==> flow/design.v <==
`timescale 1ns / 1ps
module kalkulator(
input clk,
input [0:15] keys,
output reg [7:0] data_lcd,
output reg send_lcd,
output reg [7:0] data_to_bcd,
output reg start_bcd,
input bcd_done,
input [11:0]  data_bcd,
input res
    );
 reg [7:0] set=0;  
 reg [7:0] number = 0; 
 reg [7:0] data1 = 0;
 reg [7:0] data2 = 0;
 reg [3:0] i = 0;
 reg [2:0] value = 0;
 reg [2:0] add = 0;
 reg [2:0] sub = 0;
 reg [2:0] multi = 0;
 reg [2:0] div = 0;
 reg [7:0] data1_ = 0;
 reg [7:0] data2_ = 0;
 reg [2:0] funct = 0;    
always @(posedge clk) 
begin
if (!res)
begin
 number [7:0] <= 8'b00000000; 
 data1 [7:0] <= 8'b00000000;
 data2 [7:0] <= 8'b00000000;
 i [3:0] <= 4'b0000;
 value [2:0] <= 3'b000;
 add [2:0] <= 3'b000;
 sub [2:0] <= 3'b000;
 multi [0:2] <= 3'b000;
 div [0:2] <= 3'b000;
 data1_ [7:0] <= 8'b00000000;
 data2_ [7:0] <= 8'b00000000;
 funct [2:0] <= 3'b000;
 data_lcd [7:0] <=  8'b00000000;
 send_lcd <= 0;
 data_to_bcd [7:0] <= 8'b00000000;
 start_bcd <= 0;
 set <=0;
end
else
begin
begin
case (set)
0:
begin
set<=5;
end
5:              
begin
if (keys[0]==1)      
begin
number <= 'd48;
set <= 10;
end
if (keys[1]==1)      
begin
number <= 'd49;
set <= 10;
end
if (keys[2]==1)      
begin
number <= 'd50;
set <= 10;
end
if (keys[3]==1)      
begin
number <= 'd51;
set <= 10;
end
if (keys[4]==1)      
begin
number <= 'd52;
set <= 10;
end
if (keys[5]==1)      
begin
number <= 'd53;
set <= 10;
end
if (keys[6]==1)      
begin
number <= 'd54;
set <= 10;
end
if (keys[7]==1)      
begin
number <= 'd55;
set <= 10;
end
if (keys[8]==1)      
begin
number <= 'd56;
set <= 10;
end
if (keys[9]==1)      
begin
number <= 'd57;
set <= 10;
end
if (keys[10]==1)      
begin
number <= 'd43;
set <= 20;
end
if (keys[11]==1)      
begin 
number <= 'd45;
set <= 21;
end
if (keys[12]==1)      
begin
set <= 60;
end
if (keys[13]==1)     
begin
number <= 'd42;
set <= 22;
end
if (keys[14]==1)      
begin
number <= 'd61;
set <= 26;
end
if (keys[15]==1)     
begin
number <= 'd47;
set <= 23;
end
end
10:
begin
if (keys == 0)
begin
if ((add == 0) || (sub == 0))               
begin
if (value == 0)
begin
set <=50;
data1 [3:0] <= number [3:0];
data1_ [3:0] <= number [3:0];
data1 [7:4] <= 4'b0000;
data1_ [7:4] <= 4'b0000;
value <= value + 1;
end
if (value == 1)
begin
set <=50;
data1 [7:0] <= (data1_ * 4'b1010) + {4'b0000, number [3:0]};
value <= 3;
end
if (value == 3)
set <=0;
end
if ((add == 1) || (sub == 1))                
begin
if (value == 0)
begin
set <=50;
data2 [3:0] <= number [3:0];
data2_ [3:0] <= number [3:0];
data2 [7:4] <= 4'b0000;
data2_ [7:4] <= 4'b0000;
value <= value + 1;
end
if (value == 1)
begin
set <=50;
data2 [7:0] <= (data2_ * 4'b1010) + {4'b0000, number [3:0]};
value <= 3;
end
if (value == 3)
set <=0;
end
end
end
20:
begin
if (keys == 0)
begin
value <= 0;
add <= 1;
sub <= 0;
multi <= 0;
div <= 0;
set <= 50;
funct <= 0;
end
end
21:
begin
if (keys == 0)
begin
value <= 0;
add <= 0;
sub <= 1;
multi <= 0;
div <= 0;
set <= 50;
funct <= 0;
end
end
22:
begin
if (keys == 0)
begin
value <= 0;
sub <= 0;
add <= 0;
multi <= 1;
div <= 0;
set <= 50;
funct <= 0;
end
end
23:
begin
if (keys == 0)
begin
value <= 0;
sub <= 0;
add <= 0;
multi <= 0;
div <= 1;
set <= 50;
funct <= 0;
end
end
26:
begin
if (keys == 0)
begin
data_lcd [7:0] <= 'd61;
set <= 28;
end
end
28:
begin
send_lcd <= 1;
set <= 30;
end
30:
begin
send_lcd <= 0;
set <=32;
end
32:
begin
if (add == 1)
begin
data_to_bcd [7:0] <= data1 [7:0] + data2 [7:0];
set <= 34;
end
else if (sub == 1)
begin
data_to_bcd [7:0] <= data1 [7:0] + (~data2 [7:0] + 1);
set <= 34;
end 
else if (multi == 1)
begin
data_to_bcd [7:0] <= data1 [7:0] * data2 [7:0];
set <= 34;
end
else if (div == 1)
begin
data_to_bcd [7:0] <= data1 [7:0] / data2 [7:0];
end
end
34:
begin
start_bcd <= 1;
set <= 35;
end
35:
begin
start_bcd <= 0;
set <= 36;
end
36:
begin
if (bcd_done)
begin
data2 [3:0] <= data_bcd [3:0];
data1 [3:0] <= data_bcd [7:4];
data1 [7:4] <= 4'b0011;
data2 [7:4] <= 4'b0011;
set <= 37;
end
end
37:
begin
data_lcd [7:0] <= data1 [7:0];
set <= 38;
end
38:
begin
send_lcd <= 1;
set <= 39;
end
39:
begin
send_lcd <= 0;
set <=40;
end
40:
begin
data_lcd [7:0] <= data2 [7:0];
set <= 41;
end
41:
begin
send_lcd <= 1;
set <= 42;
end
42:
begin
send_lcd <= 0;
set <=43;
end
43: 
begin
 number [7:0] <= 8'b00000000; 
 data1 [7:0] <= 8'b00000000;
 data2 [7:0] <= 8'b00000000;
 i [3:0] <= 4'b0000;
 value [2:0] <= 3'b000;
 add [2:0] <= 3'b000;
 data1_ [7:0] <= 8'b00000000;
 data2_ [7:0] <= 8'b00000000;
 funct [2:0] <= 3'b000;
 data_lcd [7:0] <=  8'b00000000;
 send_lcd <= 0;
 data_to_bcd [7:0] <= 8'b00000000;
 start_bcd <= 0;
 set <=0;
end
50:
begin
data_lcd [7:0] <= number [7:0];
set <= 52;
end
52:
begin
send_lcd <= 1;
set <= 54;
end
54:
begin
send_lcd <= 0;
set <=0;
end
60:
begin
if (keys == 0)
begin
if (i==0)
data_lcd [7:0] <= 'h1b;
if(i==1)
data_lcd [7:0] <= 'h5b;
if(i==2)
data_lcd [7:0] <= 'h6a;
set <= 62;
end
end
62:
begin
send_lcd <= 1;
set <= 64;
end
64:
begin
send_lcd <= 0;
if (i ==2)
begin 
 number [7:0] <= 8'b00000000; 
 data1 [7:0] <= 8'b00000000;
 data2 [7:0] <= 8'b00000000;
 i [3:0] <= 4'b0000;
 value [2:0] <= 3'b000;
 add [2:0] <= 3'b000;
 data1_ [7:0] <= 8'b00000000;
 data2_ [7:0] <= 8'b00000000;
 funct [2:0] <= 3'b000;
 data_lcd [7:0] <=  8'b00000000;
 send_lcd <= 0;
 data_to_bcd [7:0] <= 8'b00000000;
 start_bcd <= 0;
 set <=0;
end
else
begin
i<=i+1;
set <= 60;
end
end
endcase
end
end 
end
endmodule
From RTL to reports: kalkulator
What the tools print for kalkulator, step after step.
Line numbers count from 1 in the design file above.
Operators: Yosys type, input widths -> output width; for muxes data width and select width s.
{"block": "design", "top_module": "kalkulator", "clk_port": "clk", "lib": "sky130hd", "pvt_corner": "tt_025C_1v80"}

After elaboration
Counts by Yosys on the flattened word-level netlist (proc, flatten, opt, wreduce; memories kept). Register bits leave out memories and registers merged into their read ports (data or address). Print and check cells are left out.
{"block": "bits", "regBits": 85, "word_cells": 244, "inputBits": 31, "output_inout_bits": 18}
{"block": "op_classes", "mul": 3, "n_eq": 57, "bitwise": 1, "div": 1, "n_reduce_logical": 43, "addsub": 7, "muxes": 116}
{"block": "op_table", "op": "$mux 8", "n": 57}
{"block": "op_table", "op": "$pmux 8 s23", "n": 1}
{"block": "op_table", "op": "$eq 8x6->1 const B", "n": 16}
{"block": "op_table", "op": "$mux 4", "n": 27}
{"block": "op_table", "op": "$div 8x8->8", "n": 1}
{"block": "op_table", "op": "$mul 8x8->8", "n": 1}
{"block": "op_table", "op": "$pmux 4 s4", "n": 4}
{"block": "op_table", "op": "$eq 8x5->1 const B", "n": 7}
{"block": "op_table", "op": "$pmux 8 s7", "n": 1}
{"block": "op_table", "op": "$mul 8x3->7 const B", "n": 2}
{"block": "op_table", "op": "$pmux 8 s3", "n": 2}
{"block": "op_table", "op": "$pmux 4 s3", "n": 4}
{"block": "op_table", "op": "$mux 3", "n": 10}
{"block": "op_table", "op": "$reduce_bool 26->1", "n": 1}
{"block": "op_table", "op": "$ne 2x2->1 const B", "n": 12}
{"block": "op_table", "op": "$pmux 3 s4", "n": 2}
{"block": "op_table", "op": "$pmux 3 s2", "n": 3}
{"block": "op_table", "op": "$ne 17x17->1 const B", "n": 1}
{"block": "op_table", "op": "$ne 16x16->1 const B", "n": 1}
{"block": "op_table", "op": "$logic_not 16->1", "n": 1}
{"block": "op_table", "op": "$add 8x4->8", "n": 2}
{"block": "op_table", "op": "$add 8x8->8", "n": 2}
{"block": "op_table", "op": "$eq 3x1->1 const B", "n": 5}
{"block": "op_table", "op": "$reduce_and 3->1", "n": 5}
{"block": "op_table", "op": "$reduce_and 5->1", "n": 3}
{"block": "op_table", "op": "$reduce_bool 7->1", "n": 2}
{"block": "op_table", "op": "$reduce_bool 3->1", "n": 4}
{"block": "op_table", "op": "$reduce_or 3->1", "n": 4}
Not listed: further kinds 34, cells in them 47.

Longest topological paths
Yosys ltp: most cells in a row. Word level: on the elaborated netlist, between registers, memories and ports. Mapped: between sequential cells and ports; inverters and the memories' decode and read muxes count.
{"block": "depth", "ltp_word": 17, "abc_area": 0, "depth_mapped": 51, "ltp_nobuf": 49}

Synthesis result
Source: synth_stat.txt of the flow (Yosys; design flattened, memories mapped). It holds for the ABC_AREA given above (unset counts as 0); a run with the other value may have another netlist.
{"block": "types", "cell": "sky130_fd_sc_hd__dfxtp_1", "n": 67, "type_area_um2": 1.34E+03}
{"block": "types", "cell": "sky130_fd_sc_hd__ha_1", "n": 87, "type_area_um2": 1.09E+03}
{"block": "types", "cell": "sky130_fd_sc_hd__nor2_1", "n": 105, "type_area_um2": 394.128}
{"block": "types", "cell": "sky130_fd_sc_hd__fa_1", "n": 18, "type_area_um2": 360.346}
{"block": "types", "cell": "sky130_fd_sc_hd__a21oi_1", "n": 71, "type_area_um2": 355.341}
{"block": "types", "cell": "sky130_fd_sc_hd__nand2_1", "n": 74, "type_area_um2": 277.766}
{"block": "types", "cell": "sky130_fd_sc_hd__mux2i_1", "n": 24, "type_area_um2": 240.23}
{"block": "types", "cell": "sky130_fd_sc_hd__xnor2_1", "n": 26, "type_area_um2": 227.718}
{"block": "types", "cell": "sky130_fd_sc_hd__o21ai_0", "n": 45, "type_area_um2": 225.216}
{"block": "types", "cell": "sky130_fd_sc_hd__inv_1", "n": 59, "type_area_um2": 221.462}
{"block": "types", "cell": "sky130_fd_sc_hd__nor3_1", "n": 32, "type_area_um2": 160.154}
{"block": "types", "cell": "sky130_fd_sc_hd__xor2_1", "n": 16, "type_area_um2": 140.134}
{"block": "types", "cell": "sky130_fd_sc_hd__o21a_1", "n": 17, "type_area_um2": 127.622}
{"block": "types", "cell": "sky130_fd_sc_hd__a211oi_1", "n": 16, "type_area_um2": 120.115}
{"block": "types", "cell": "sky130_fd_sc_hd__a21o_1", "n": 14, "type_area_um2": 105.101}
{"block": "types", "cell": "sky130_fd_sc_hd__clkbuf_1", "n": 27, "type_area_um2": 101.347}
{"block": "types", "cell": "sky130_fd_sc_hd__mux2_2", "n": 9, "type_area_um2": 101.347}
{"block": "types", "cell": "sky130_fd_sc_hd__and2_1", "n": 16, "type_area_um2": 100.096}
Other cell types: 73; their cells: 245.
{"block": "synth_totals", "ff_cells": 67, "sequential_area_um2": 1341.3, "n_buf": 50, "cells": 968, "mapped_area_um2": 7701.1}

Path before layout
Source: OpenSTA report_checks on the synthesized netlist (no wires, ideal clock, input and output delay 20% of the period each), path of least setup slack; recovery checks are left aside. Register names are those of the netlist, which keeps one name where synthesis merged equal registers.
{"block": "synth_timing", "path_type": "reg-to-reg", "startpoint": "register data2[5]", "endpoint": "register data_to_bcd[0]", "stages": 47, "period_ns": 12.6, "setup_ns": 0.125, "delay_ns": 10.864, "t_arrival_ns": 10.739, "path_slack_ns": 1.736, "launch_ns": 0.000, "required_time_ns": 12.475, "path_buffers": 2, "period_less_setup_slack_ns": 10.864}
"delay_ns" = arrival - input delay + setup time.
"stages": output pins that drive a net of the path, with the launching flip-flop's if there is one; two outputs of one cell count as two.
"period_less_setup_slack_ns" is the clock period less the worst setup slack; recovery checks do not enter. This is arithmetic on one report: input and output delays are still those of the set period (20% each).
Between the ends stands the longest chain of elaborated cells between them, by number of cells; it is not shown to be the way that was timed. Of several equally long chains one is given.
Each line given opens the expression or statement behind the cell; cells for indexed reads and writes are added by Yosys, which also makes memories of some case tables.
A register here has more assigning lines than the two given.
{"block": "synth_via", "path_cell_list": "sky130_fd_sc_hd__dfxtp_1 sky130_fd_sc_hd__or4_4 sky130_fd_sc_hd__or3_1 sky130_fd_sc_hd__nor2_1 sky130_fd_sc_hd__a21oi_1 sky130_fd_sc_hd__ha_1 sky130_fd_sc_hd__o21ai_0 sky130_fd_sc_hd__a2111oi_4 sky130_fd_sc_hd__mux2i_1 sky130_fd_sc_hd__inv_1 sky130_fd_sc_hd__ha_1 sky130_fd_sc_hd__o211ai_1 sky130_fd_sc_hd__a211oi_4 sky130_fd_sc_hd__or3b_1 sky130_fd_sc_hd__o21ai_0 sky130_fd_sc_hd__ha_1 sky130_fd_sc_hd__a21oi_1 sky130_fd_sc_hd__a21boi_0 [... 11 more ...] sky130_fd_sc_hd__o21a_1 sky130_fd_sc_hd__o211ai_1 sky130_fd_sc_hd__a21o_1 sky130_fd_sc_hd__and2_1 sky130_fd_sc_hd__buf_2 sky130_fd_sc_hd__mux2_2 sky130_fd_sc_hd__ha_1 sky130_fd_sc_hd__o21a_1 sky130_fd_sc_hd__o211ai_1 sky130_fd_sc_hd__nand2_1 sky130_fd_sc_hd__a41oi_1 sky130_fd_sc_hd__mux2_2 sky130_fd_sc_hd__ha_1 sky130_fd_sc_hd__a21o_1 sky130_fd_sc_hd__a21o_1 sky130_fd_sc_hd__a21o_1 sky130_fd_sc_hd__a211oi_1 sky130_fd_sc_hd__o21ai_0", "elab_chain_len": 6, "cone_cells": 6, "lines_between": 6, "cone_classes": "div (1); mux (5)"}
{"block": "synth_lines", "item": "start, declared", "line_no": 16, "source": "reg [7:0] data2 = 0;"}
{"block": "synth_lines", "item": "start, assigned", "line_no": 32, "source": "data2 [7:0] <= 8'b00000000;"}
{"block": "synth_lines", "item": "start, assigned", "line_no": 176, "source": "data2 [7:0] <= (data2_ * 4'b1010) + {4'b0000, number [3:0]};"}
{"block": "synth_lines", "item": "$div 8x8->8", "line_no": 273, "source": "data_to_bcd [7:0] <= data1 [7:0] / data2 [7:0];"}
{"block": "synth_lines", "item": "$mux 8", "line_no": 271, "source": "else if (div == 1)"}
{"block": "synth_lines", "item": "$mux 8", "line_no": 266, "source": "else if (multi == 1)"}
{"block": "synth_lines", "item": "$mux 8", "line_no": 261, "source": "else if (sub == 1)"}
{"block": "synth_lines", "item": "$mux 8", "line_no": 256, "source": "if (add == 1)"}
{"block": "synth_lines", "item": "$pmux 8 s3", "line_no": 51, "source": "case (set)"}
{"block": "synth_lines", "item": "end, assigned", "line_no": 258, "source": "data_to_bcd [7:0] <= data1 [7:0] + data2 [7:0];"}
{"block": "synth_lines", "item": "end, assigned", "line_no": 263, "source": "data_to_bcd [7:0] <= data1 [7:0] + (~data2 [7:0] + 1);"}
{"block": "synth_lines", "item": "end, declared", "line_no": 7, "source": "output reg [7:0] data_to_bcd,"}

Timing after layout
From the final timing report of stored run 1: the path of least setup slack in the routed layout; clock arrival at registers is part of the times.
{"block": "layout_timing", "path_type": "reg-to-reg", "startpoint": "register data2[4]", "endpoint": "register data_to_bcd[0]", "required_time_ns": 8.76, "setup_ns": 0.11, "stages": 47, "path_slack_ns": -1.43, "launch_ns": 0.34, "path_buffers": 2, "t_arrival_ns": 10.19, "period_ns": 8.53}
Between the ends stands the longest chain of elaborated cells between them, by number of cells; it is not shown to be the way that was timed. Of several equally long chains one is given.
A register here has more assigning lines than the two given.
{"block": "layout_via", "path_cell_list": "sky130_fd_sc_hd__dfxtp_2 sky130_fd_sc_hd__or4_4 sky130_fd_sc_hd__or3_4 sky130_fd_sc_hd__nor2_4 sky130_fd_sc_hd__a21oi_2 sky130_fd_sc_hd__ha_4 sky130_fd_sc_hd__o21ai_4 sky130_fd_sc_hd__a2111oi_4 sky130_fd_sc_hd__mux2i_1 sky130_fd_sc_hd__inv_1 sky130_fd_sc_hd__ha_4 sky130_fd_sc_hd__o211ai_1 sky130_fd_sc_hd__a211oi_4 sky130_fd_sc_hd__or3b_4 sky130_fd_sc_hd__o21ai_2 sky130_fd_sc_hd__ha_1 sky130_fd_sc_hd__a21oi_2 sky130_fd_sc_hd__a21boi_2 [... 11 more ...] sky130_fd_sc_hd__o211ai_1 sky130_fd_sc_hd__a21o_1 sky130_fd_sc_hd__and2_4 sky130_fd_sc_hd__buf_6 sky130_fd_sc_hd__o21ai_2 sky130_fd_sc_hd__ha_1 sky130_fd_sc_hd__o21a_1 sky130_fd_sc_hd__o21a_1 sky130_fd_sc_hd__o211ai_1 sky130_fd_sc_hd__nand2_1 sky130_fd_sc_hd__a41oi_4 sky130_fd_sc_hd__buf_12 sky130_fd_sc_hd__mux2_4 sky130_fd_sc_hd__ha_1 sky130_fd_sc_hd__a211oi_2 sky130_fd_sc_hd__o22ai_2 sky130_fd_sc_hd__a211oi_2 sky130_fd_sc_hd__o21ai_1", "elab_chain_len": 6, "cone_cells": 6, "lines_between": 6, "cone_classes": "div (1); mux (5)"}
{"block": "layout_lines", "item": "start, declared", "line_no": 16, "source": "reg [7:0] data2 = 0;"}
{"block": "layout_lines", "item": "start, assigned", "line_no": 32, "source": "data2 [7:0] <= 8'b00000000;"}
{"block": "layout_lines", "item": "start, assigned", "line_no": 176, "source": "data2 [7:0] <= (data2_ * 4'b1010) + {4'b0000, number [3:0]};"}
{"block": "layout_lines", "item": "$div 8x8->8", "line_no": 273, "source": "data_to_bcd [7:0] <= data1 [7:0] / data2 [7:0];"}
{"block": "layout_lines", "item": "$mux 8", "line_no": 271, "source": "else if (div == 1)"}
{"block": "layout_lines", "item": "$mux 8", "line_no": 266, "source": "else if (multi == 1)"}
{"block": "layout_lines", "item": "$mux 8", "line_no": 261, "source": "else if (sub == 1)"}
{"block": "layout_lines", "item": "$mux 8", "line_no": 256, "source": "if (add == 1)"}
{"block": "layout_lines", "item": "$pmux 8 s3", "line_no": 51, "source": "case (set)"}
{"block": "layout_lines", "item": "end, assigned", "line_no": 258, "source": "data_to_bcd [7:0] <= data1 [7:0] + data2 [7:0];"}
{"block": "layout_lines", "item": "end, assigned", "line_no": 263, "source": "data_to_bcd [7:0] <= data1 [7:0] + (~data2 [7:0] + 1);"}
{"block": "layout_lines", "item": "end, declared", "line_no": 7, "source": "output reg [7:0] data_to_bcd,"}

Subject: kalkulator on sky130hd, stored results

Hello all,

Settings and measured results of 2 stored flow runs for module kalkulator (sky130hd), not sorted in any way. The constraints put input and output delay at 20% of the set period each and load the outputs with 0.01 pF.
"timing.achieved_period_ns" = clock period - worst setup slack. The figure is calculated, with input and output delays left at 20% of the set period.
"worstPathTime_ns" is the time allowed to the run's worst setup path (the clock period less input and output delay, where it has them) less its slack. Clock arrival times count: a late capture clock shortens it, a late launch clock lengthens it.

Stored run 1
==> flow/run.sh <==
#!/bin/bash
# the make line also repeats the synthesis and layout settings of config.mk as NAME=value (left out here)
make -C /OpenROAD-flow-scripts/flow DESIGN_CONFIG=/design/flow/config.mk WORK_HOME=/design/flow/orfs CLKGATE_MAP_FILE= finish
==> flow/config.mk <==
export PLATFORM = sky130hd
export DESIGN_NAME = kalkulator
export DESIGN_NICKNAME = kalkulator
export VERILOG_FILES = /design/flow/design.v
export SDC_FILE = /design/flow/constraint.sdc
export NUM_CORES = 4
export LEC_CHECK = 0
export CAP_MARGIN = 0
export CORE_MARGIN = 10
export CORE_UTILIZATION = 24
export CTS_CLUSTER_SIZE = 65
export GPL_ROUTABILITY_DRIVEN = 0
export HOLD_SLACK_MARGIN = 0.08
export MAX_ROUTING_LAYER = met5
export PLACE_DENSITY_LB_ADDON = 0.29
export SETUP_SLACK_MARGIN = 2.41
export SLEW_MARGIN = 25
==> flow/constraint.sdc <==
create_clock -name core_clock -period 8.53 [get_ports {clk}]
set_input_delay 1.7060 -clock core_clock [delete_from_list [all_inputs] [get_ports {clk}]]
set_output_delay 1.7060 -clock core_clock [all_outputs]
set_load 0.01 [all_outputs]

==> results of stored run 1, as JSON <==
{
  "util_pct": 31.6,
  "worstPathTime_ns": 9.96,
  "critical_path_kind": "reg-to-reg",
  "cell_area_final_um2": 9983.3,
  "die_footprint_um2": 39652.8,
  "setup_ws_ns": -1.426,
  "synthArea_um2": 7701.1,
  "timing.achieved_period_ns": 9.956,
  "tns_setup_ns": -2.349
}

Stored run 2
==> flow/run.sh <==
#!/bin/bash
# the make line also repeats the synthesis and layout settings of config.mk as NAME=value (left out here)
make -C /OpenROAD-flow-scripts/flow DESIGN_CONFIG=/design/flow/config.mk WORK_HOME=/design/flow/orfs CLKGATE_MAP_FILE= finish
==> flow/config.mk <==
export PLATFORM = sky130hd
export DESIGN_NAME = kalkulator
export DESIGN_NICKNAME = kalkulator
export VERILOG_FILES = /design/flow/design.v
export SDC_FILE = /design/flow/constraint.sdc
export NUM_CORES = 4
export LEC_CHECK = 0
export CAP_MARGIN = 20
export CORE_MARGIN = 2
export CORE_UTILIZATION = 40
export SETUP_SLACK_MARGIN = 2.86
export SLEW_MARGIN = 20
==> flow/constraint.sdc <==
create_clock -name core_clock -period 12.0 [get_ports {clk}]
set_input_delay 2.4000 -clock core_clock [delete_from_list [all_inputs] [get_ports {clk}]]
set_output_delay 2.4000 -clock core_clock [all_outputs]
set_load 0.01 [all_outputs]

==> results of stored run 2, as JSON <==
{
  "util_pct": 50.4,
  "worstPathTime_ns": 10.18,
  "critical_path_kind": "reg-to-reg",
  "cell_area_final_um2": 9456.6,
  "die_footprint_um2": 20379.0,
  "setup_ws_ns": 1.823,
  "synthArea_um2": 7701.1,
  "timing.achieved_period_ns": 10.177,
  "tns_setup_ns": 0.000
}

Thanks
